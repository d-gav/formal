==> flow/design.v <==
module blocking_with_spi_configured (
	recv_msg,
	recv_val,
	recv_rdy,
	send_msg,
	send_val,
	send_rdy,
	reset,
	clk,
	control,
	control_val,
	control_rdy,
	input_spi,
	output_spi
);
reg _sv2v_0;
parameter signed [31:0] BIT_WIDTH = 32;
parameter signed [31:0] N_INPUTS = 2;
parameter signed [31:0] N_OUTPUTS = 2;
localparam signed [31:0] CONTROL_BIT_WIDTH = $clog2(N_INPUTS * N_OUTPUTS);
input wire [(N_INPUTS * BIT_WIDTH) - 1:0] recv_msg;
input wire [0:N_INPUTS - 1] recv_val;
output reg [0:N_INPUTS - 1] recv_rdy;
output reg [(N_OUTPUTS * BIT_WIDTH) - 1:0] send_msg;
output reg [0:N_OUTPUTS - 1] send_val;
input wire [0:N_OUTPUTS - 1] send_rdy;
	input wire reset;
	input wire clk;
	input wire [CONTROL_BIT_WIDTH - 1:0] control;
	input wire control_val;
	output wire control_rdy;
	input wire input_spi;
	input wire output_spi;
	reg [CONTROL_BIT_WIDTH - 1:0] stored_control;
	reg [$clog2(N_INPUTS) - 1:0] input_sel;
	reg [$clog2(N_OUTPUTS) - 1:0] output_sel;
	always @(posedge clk)
		if (reset)
			stored_control <= 0;
		else if (control_val)
			stored_control <= control;
		else
			stored_control <= stored_control;
	assign control_rdy = 1;
	always @(*) begin
		if (_sv2v_0)
			;
		if (input_spi && ~output_spi) begin
			input_sel = 0;
			output_sel = stored_control[(CONTROL_BIT_WIDTH - $clog2(N_INPUTS)) - 1:(CONTROL_BIT_WIDTH - $clog2(N_INPUTS)) - $clog2(N_OUTPUTS)];
		end
		else if (~input_spi && output_spi) begin
			input_sel = stored_control[CONTROL_BIT_WIDTH - 1:CONTROL_BIT_WIDTH - $clog2(N_INPUTS)];
			output_sel = 0;
		end
		else if (input_spi && output_spi) begin
			input_sel = 0;
			output_sel = 0;
		end
		else begin
			input_sel = stored_control[CONTROL_BIT_WIDTH - 1:CONTROL_BIT_WIDTH - $clog2(N_INPUTS)];
			output_sel = stored_control[(CONTROL_BIT_WIDTH - $clog2(N_INPUTS)) - 1:(CONTROL_BIT_WIDTH - $clog2(N_INPUTS)) - $clog2(N_OUTPUTS)];
		end
	end
	always @(*) begin
		if (_sv2v_0)
			;
		begin : sv2v_autoblock_1
			reg signed [31:0] i;
			for (i = 0; i < N_OUTPUTS; i = i + 1)
				if (i != output_sel) begin
					send_msg[((N_OUTPUTS - 1) - i) * BIT_WIDTH+:BIT_WIDTH] = 0;
					send_val[i] = 0;
				end
				else begin
					send_msg[((N_OUTPUTS - 1) - i) * BIT_WIDTH+:BIT_WIDTH] = recv_msg[((N_INPUTS - 1) - input_sel) * BIT_WIDTH+:BIT_WIDTH];
					send_val[i] = recv_val[input_sel];
				end
		end
		begin : sv2v_autoblock_2
			reg signed [31:0] i;
			for (i = 0; i < N_INPUTS; i = i + 1)
				if (i != input_sel)
					recv_rdy[i] = 0;
				else
					recv_rdy[i] = send_rdy[output_sel];
		end
	end
	initial _sv2v_0 = 0;
endmodule
Reports on blocking_with_spi_configured
The steps from the RTL of blocking_with_spi_configured to its reports follow in flow order.
Lines are those of the file above, counted from 1.
Operators: Yosys type, input widths -> output width; for muxes data width and select width s.
Library cell names are shortened.
Not given: -
- top module: blocking_with_spi_configured
- clock input: clk
- library: sky130hd
- timing corner: tt_025C_1v80

After elaboration
Yosys after proc, flatten, opt, wreduce and memory -nomap, before mapping. Enables and synchronous resets that opt folds into registers are not counted as muxes. Memory bits, and registers merged into a memory's read port (data or address), are not among the register bits. Print and check cells are not counted. Equal cells are merged and count once.
- bits in registers: 2
- noted input port bits: 75
- output and inout bits: 69
- noted add/sub/neg operators: 2
- noted shift operators: 3
- mux-type cells at 12
- bitwise logic cells: 2
- noted reduce/logical cells: 3
- operators with widths (operator ; count):
    $shiftx 64x7->32 ; 1
    $mux 32 ; 2
    $mux 1 ; 10
    $sub 1x1->2 const A ; 2
    $shiftx 2x2->1 ; 2
    $logic_and 1x1->1 ; 3
    $not 1->1 ; 2

Longest topological paths
Longest topological path by Yosys (ltp), each cell counted once; first at word level (registers and memories cut), then after technology mapping (sequential cells cut; the memories' decode and read muxes count).
- depth in word-level cells at 7
- noted ABC_AREA: 0
- depth in mapped cells at 5
- mapped depth without buffers: 3

Synthesis result
Source: synth_stat.txt of the flow (Yosys; design flattened, memories mapped). It holds for the ABC_AREA given above (unset counts as 0); a run with the other value may have another netlist.
The area totals of this step are shown rounded.
- cell count: 125
- mapped area at 820 µm²
- mapped flip-flops: 2
- buffers: 13
- cells by type (cell type ; count ; area in all (µm²)):
    mux2i_1 ; 36 ; 360.346
    nor2_1 ; 69 ; 258.998
    buf_12 ; 4 ; 80.077
    dfxtp_1 ; 2 ; 40.038
    clkbuf_1 ; 5 ; 18.768
    buf_4 ; 2 ; 15.014
    nor2b_4 ; 1 ; 13.763
    nor2b_1 ; 2 ; 12.512
    buf_2 ; 2 ; 10.01
    nand2b_1 ; 1 ; 6.256
    conb_1 ; 1 ; 3.754

Worst setup path after synthesis
OpenSTA on the mapped netlist: ideal clock, no wires. The path of least setup slack (recovery checks aside). Input and output delay are each 20% of the period. Register names are those of the netlist, which keeps one name where synthesis merged equal registers.
- kind: reg2out
- start point: register stored_control[1]
- end point: output send_msg[10]
- noted clock period: 1490 ps
- external output delay: 298 ps
- time at the first pin at 0 ps
- noted arrival time: 1026 ps
- noted data required time: 1192 ps
- setup slack: 166 ps
- delay of the path: 1026 ps
- stages at 6
- buffers on the path: 2
- synthesis period reached at 1324 ps
"delay of the path" is the arrival time less input delay plus setup time.
At an output port there is no setup time.
"stages": output pins that drive a net of the path, with the launching flip-flop's if there is one; two outputs of one cell count as two.
"synthesis period reached" is the clock period less the worst setup slack; recovery checks do not enter. This is arithmetic on one report: input and output delays are still those of the set period (20% each).
The rows between start and end are the longest chain of elaborated cells between them; the timing report does not say that the signal goes this way. Where chains are equally long, one stands for them.
A line is the first line of the expression or statement that the cell stems from. Yosys adds cells for indexed reads and writes and turns some case tables into memories.
A register here has more assigning lines than the two given.
- cell sequence: dfxtp_1 nor2b_4 buf_12 buf_12 mux2i_1 nor2_1
- cells in the longest elaborated chain: 6
- elaborated cells between the ends (all ways): 6
- classes of those cells: add/sub: 1; shift: 1; mux: 4
- RTL lines, path post-synthesis (what ; RTL line ; source):
    from (decl) ; 34 ; reg [CONTROL_BIT_WIDTH - 1:0] stored_control;
    from (assign) ; 41 ; stored_control <= control;
    from (assign) ; 43 ; stored_control <= stored_control;
    $mux 1 ; 56 ; else if (input_spi && output_spi) begin
    $mux 1 ; 52 ; else if (~input_spi && output_spi) begin
    $mux 1 ; 48 ; if (input_spi && ~output_spi) begin
    $sub 1x1->2 ; 76 ; send_msg[((N_OUTPUTS - 1) - i) * BIT_WIDTH+:BIT_WIDTH] = recv_msg[((N_INPUTS - 1) - input_sel) * BIT_WIDTH+:BI ...
    $shiftx 64x7->32 ; 76 ;
    $mux 32 ; 71 ; if (i != output_sel) begin
    to (decl) ; 24 ; output reg [(N_OUTPUTS * BIT_WIDTH) - 1:0] send_msg;

==> runs of blocking_with_spi_configured <==
Settings of 2 stored flow runs for module blocking_with_spi_configured (sky130hd), not sorted in any way. The constraints put input and output delay at 20% of the set period each and load the outputs with 0.01 pF.

Run A
Settings were period_ns = 1.76; CAP_MARGIN = 20; CORE_MARGIN = 2; CORE_UTILIZATION = 40; SLEW_MARGIN = 20
- stopped before the end: placement reported GPL-0301

Run B
Settings were period_ns = 1.42; CORE_UTILIZATION = 55; PLACE_DENSITY_LB_ADDON = 0.25; CORE_ASPECT_RATIO = 0.87; CORE_MARGIN = 2; CELL_PAD_IN_SITES_DETAIL_PLACEMENT = 1; ABC_AREA = 1; GPL_TIMING_DRIVEN = 0; CTS_CLUSTER_DIAMETER = 83; CAP_MARGIN = 25; SLEW_MARGIN = 20
- stopped before the end: placement reported FLW-0024
